==> flow/design.v <==
module adder32(
    input       clk,
    input       rst_n,
    input wire[31:0]a_in,
    input wire[31:0]b_in,
    input wire[0:0]c_in,     
    output reg[31:0]sum_out,
    output reg[0:0]c_out
);
    wire c_out_w;
    wire [31:0]sum_out_w;
assign {c_out_w,sum_out_w}=a_in+b_in+c_in;
always@(posedge clk)begin
    if(!rst_n)  begin
        c_out<=1'b0;
        sum_out<=32'b0;
    end
    else    begin
       c_out<=c_out_w;
       sum_out<=sum_out_w; 
    end
end
endmodule
Reports on adder32
Tool output for the design above, in the order of the flow.
Line numbers count from 1 in the design file above.
Operators carry their Yosys type and port widths (W data, S select, Z words).
Cell names lack the library's common part.
{"block": "setup", "design": "adder32", "clock": "clk", "lib": "sky130hd", "corner": "tt_025C_1v80"}

Word-level counts
Source: Yosys, flattened and elaborated, memories not mapped. Widths are those after wreduce; folded enables and synchronous resets count as part of the registers. Registers that Yosys merges into a memory's read port (data or address) are not register bits. Print and check cells do not count. Equal cells are merged and count once.
{"block": "word_totals", "output_inout_bits": 33, "in_bits": 67, "register_bits": 33}
{"block": "classes", "n_addsub": 2}
{"block": "ops", "operator": "$add A32 B32 Y33", "n": 1}
{"block": "ops", "operator": "$add A33 B1 Y33", "n": 1}

Logic depth
Longest topological path by Yosys (ltp), each cell counted once; first at word level (registers and memories cut), then after technology mapping (sequential cells cut; the memories' decode and read muxes count).
{"block": "logic_depth", "depth_word": 2, "ABC_AREA": 0, "mapped_depth": 9, "ltp_nobuf": 9}

Netlist
The flow's flattened synthesis, as Yosys stat reports it; memories are mapped. The netlist is that of the ABC_AREA named above (0 if unset); the other value can give another one.
{"block": "types", "cell": "dfxtp_1", "n": 33, "type_area_um2": 660.634}
{"block": "types", "cell": "ha_1", "n": 31, "type_area_um2": 387.872}
{"block": "types", "cell": "and2_1", "n": 21, "type_area_um2": 131.376}
{"block": "types", "cell": "a21oi_1", "n": 26, "type_area_um2": 130.125}
{"block": "types", "cell": "nand2_1", "n": 30, "type_area_um2": 112.608}
{"block": "types", "cell": "o21a_1", "n": 12, "type_area_um2": 90.086}
{"block": "types", "cell": "xnor2_1", "n": 10, "type_area_um2": 87.584}
{"block": "types", "cell": "a21o_1", "n": 11, "type_area_um2": 82.579}
{"block": "types", "cell": "xor2_1", "n": 7, "type_area_um2": 61.309}
{"block": "types", "cell": "mux2i_1", "n": 6, "type_area_um2": 60.058}
{"block": "types", "cell": "o21ai_0", "n": 12, "type_area_um2": 60.058}
{"block": "types", "cell": "nor2_1", "n": 14, "type_area_um2": 52.55}
{"block": "types", "cell": "a31oi_1", "n": 8, "type_area_um2": 50.048}
{"block": "types", "cell": "and3_1", "n": 8, "type_area_um2": 50.048}
{"block": "types", "cell": "nand2b_1", "n": 7, "type_area_um2": 43.792}
{"block": "types", "cell": "nand4_1", "n": 7, "type_area_um2": 43.792}
{"block": "types", "cell": "clkbuf_1", "n": 11, "type_area_um2": 41.29}
{"block": "types", "cell": "fa_1", "n": 2, "type_area_um2": 40.038}
Not listed: further types 31, cells in them 68.
{"block": "synth_totals", "ff_cells": 33, "mapped_cells": 324, "seqArea_um2": 660.6, "mapped_area_um2": 2663.8, "n_buf": 13}

Timing after synthesis
Path of least setup slack by OpenSTA after synthesis, without wires, with an ideal clock, recovery checks aside; 20% of the period is set as input and as output delay. Where synthesis merged equal registers, the netlist keeps one of their names.
{"block": "synth_timing", "path_type": "in2reg", "from": "input port a_in[0]", "to": "register sum_out[26]", "arrival_time_ns": 2.970, "path_stages": 9, "clock_period_ns": 3.18, "delay_ns": 2.406, "required_time_ns": 3.108, "slack_ns": 0.138, "n_path_buf": 0, "t_first_pin_ns": 0.636, "setup_ns": 0.072, "period_less_setup_slack_ns": 3.042}
"delay_ns" is the arrival time less input delay plus setup time.
"path_stages" counts driving pins, that of a launching flip-flop among them; a cell with two outputs on the path counts twice.
"period_less_setup_slack_ns" = period - worst setup slack (recovery checks aside). The figure is calculated, with input and output delays left at 20% of the set period.
The rows between start and end are the longest chain of elaborated cells between them; the timing report does not say that the signal goes this way. Where chains are equally long, one stands for them.
Each line given opens the expression or statement behind the cell; cells for indexed reads and writes are added by Yosys, which also makes memories of some case tables.
{"block": "synth_via", "path_cell_list": "fa_1 > fa_1 > a21o_1 > a221o_1 > nand3_2 > o21ai_2 > a211o_1 > a221oi_2 > mux2i_1", "elab_chain_len": 2}
{"block": "synth_rtl", "item": "start: declaration", "line": 4, "rtl": "input wire[31:0]a_in,"}
{"block": "synth_rtl", "item": "$add A32 B32 Y33", "line": 12, "rtl": "assign {c_out_w,sum_out_w}=a_in+b_in+c_in;"}
{"block": "synth_rtl", "item": "$add A33 B1 Y33", "line": 12}
{"block": "synth_rtl", "item": "end: assignment", "line": 16, "rtl": "sum_out<=32'b0;"}
{"block": "synth_rtl", "item": "end: assignment", "line": 20, "rtl": "sum_out<=sum_out_w;"}
{"block": "synth_rtl", "item": "end: declaration", "line": 7, "rtl": "output reg[31:0]sum_out,"}

Timing after layout
From the final timing report of run 1: the path of least setup slack in the routed layout; clock arrival at registers is part of the times.
{"block": "layout_timing", "path_type": "in2reg", "from": "input port a_in[0]", "to": "register sum_out[26]", "path_stages": 10, "clock_period_ns": 3.94, "t_first_pin_ns": 0.79, "slack_ns": 0.48, "required_time_ns": 4.15, "setup_ns": 0.07, "arrival_time_ns": 3.67, "n_path_buf": 1}
The rows between start and end are the longest chain of elaborated cells between them; the timing report does not say that the signal goes this way. Where chains are equally long, one stands for them.
{"block": "layout_via", "path_cell_list": "clkdlybuf4s50_1 > fa_2 > fa_2 > a21o_1 > a221o_2 > nand3_2 > o21ai_2 > a211o_4 > a221oi_2 > mux2i_1", "elab_chain_len": 2}
{"block": "layout_rtl", "item": "start: declaration", "line": 4, "rtl": "input wire[31:0]a_in,"}
{"block": "layout_rtl", "item": "$add A32 B32 Y33", "line": 12, "rtl": "assign {c_out_w,sum_out_w}=a_in+b_in+c_in;"}
{"block": "layout_rtl", "item": "$add A33 B1 Y33", "line": 12}
{"block": "layout_rtl", "item": "end: assignment", "line": 16, "rtl": "sum_out<=32'b0;"}
{"block": "layout_rtl", "item": "end: assignment", "line": 20, "rtl": "sum_out<=sum_out_w;"}
{"block": "layout_rtl", "item": "end: declaration", "line": 7, "rtl": "output reg[31:0]sum_out,"}

Ticket comment

Settings and measured results of 2 stored flow runs for module adder32 (sky130hd), not sorted in any way. The constraints put input and output delay at 20% of the set period each and load the outputs with 0.01 pF.
By "clock_period_reached_ns" is meant the clock period of the run minus its worst setup slack. This is arithmetic on one report: input and output delays are still those of the set period (20% each).
"worst_path_allowed_less_slack_ns" = time allowed to the worst setup path (clock period - input delay - output delay, where it has them) - its slack; a late launch clock adds to it, a late capture clock takes from it.
"totalPower_mw" is the tool's figure for a default switching activity; nothing was simulated.

Run 1
==> flow/run.sh <==
#!/bin/bash
# the make line also repeats the synthesis and layout settings of config.mk as NAME=value (left out here)
make -C /OpenROAD-flow-scripts/flow DESIGN_CONFIG=/design/flow/config.mk WORK_HOME=/design/flow/orfs CLKGATE_MAP_FILE= finish
==> flow/config.mk <==
export PLATFORM = sky130hd
export DESIGN_NAME = adder32
export DESIGN_NICKNAME = adder32
export VERILOG_FILES = /design/flow/design.v
export SDC_FILE = /design/flow/constraint.sdc
export NUM_CORES = 4
export LEC_CHECK = 0
export CAP_MARGIN = 20
export CORE_ASPECT_RATIO = 0.87
export CORE_MARGIN = 3
export CORE_UTILIZATION = 26
export CTS_CLUSTER_DIAMETER = 96
export CTS_CLUSTER_SIZE = 16
export GPL_TIMING_DRIVEN = 0
export HOLD_SLACK_MARGIN = -0.09
export PLACE_DENSITY_LB_ADDON = 0.28
export SETUP_SLACK_MARGIN = 0.36
export SLEW_MARGIN = 20
==> flow/constraint.sdc <==
create_clock -name core_clock -period 3.94 [get_ports {clk}]
set_input_delay 0.7880 -clock core_clock [delete_from_list [all_inputs] [get_ports {clk}]]
set_output_delay 0.7880 -clock core_clock [all_outputs]
set_load 0.01 [all_outputs]

==> results of run 1, as JSON <==
{
  "synth_chip_area_um2": 2663.8,
  "die_footprint_um2": 11499.0,
  "finalCellArea_um2": 3995.1,
  "utilization_pct": 41.2,
  "worst_setup_slack_ns": 0.479,
  "tns_setup_ns": 0.000,
  "timing.hold.ws_ns": 1.297,
  "totalPower_mw": 1.384,
  "clock_period_reached_ns": 3.461,
  "worst_path_allowed_less_slack_ns": 2.67,
  "path_kind": "in2reg"
}

Run 2
==> flow/run.sh <==
#!/bin/bash
# the make line also repeats the synthesis and layout settings of config.mk as NAME=value (left out here)
make -C /OpenROAD-flow-scripts/flow DESIGN_CONFIG=/design/flow/config.mk WORK_HOME=/design/flow/orfs CLKGATE_MAP_FILE= finish
==> flow/config.mk <==
export PLATFORM = sky130hd
export DESIGN_NAME = adder32
export DESIGN_NICKNAME = adder32
export VERILOG_FILES = /design/flow/design.v
export SDC_FILE = /design/flow/constraint.sdc
export NUM_CORES = 4
export LEC_CHECK = 0
export CAP_MARGIN = 0
export CELL_PAD_IN_SITES_GLOBAL_PLACEMENT = 0
export CORE_MARGIN = 2
export CORE_UTILIZATION = 67
export GPL_ROUTABILITY_DRIVEN = 1
export GPL_TIMING_DRIVEN = 1
export MIN_ROUTING_LAYER = met1
export SETUP_SLACK_MARGIN = 0.82
export SLEW_MARGIN = 20
==> flow/constraint.sdc <==
create_clock -name core_clock -period 3.57 [get_ports {clk}]
set_input_delay 0.7140 -clock core_clock [delete_from_list [all_inputs] [get_ports {clk}]]
set_output_delay 0.7140 -clock core_clock [all_outputs]
set_load 0.01 [all_outputs]

==> results of run 2, as JSON <==
{
  "outcome": "did not finish, placement stopped with GPL-0301"
}
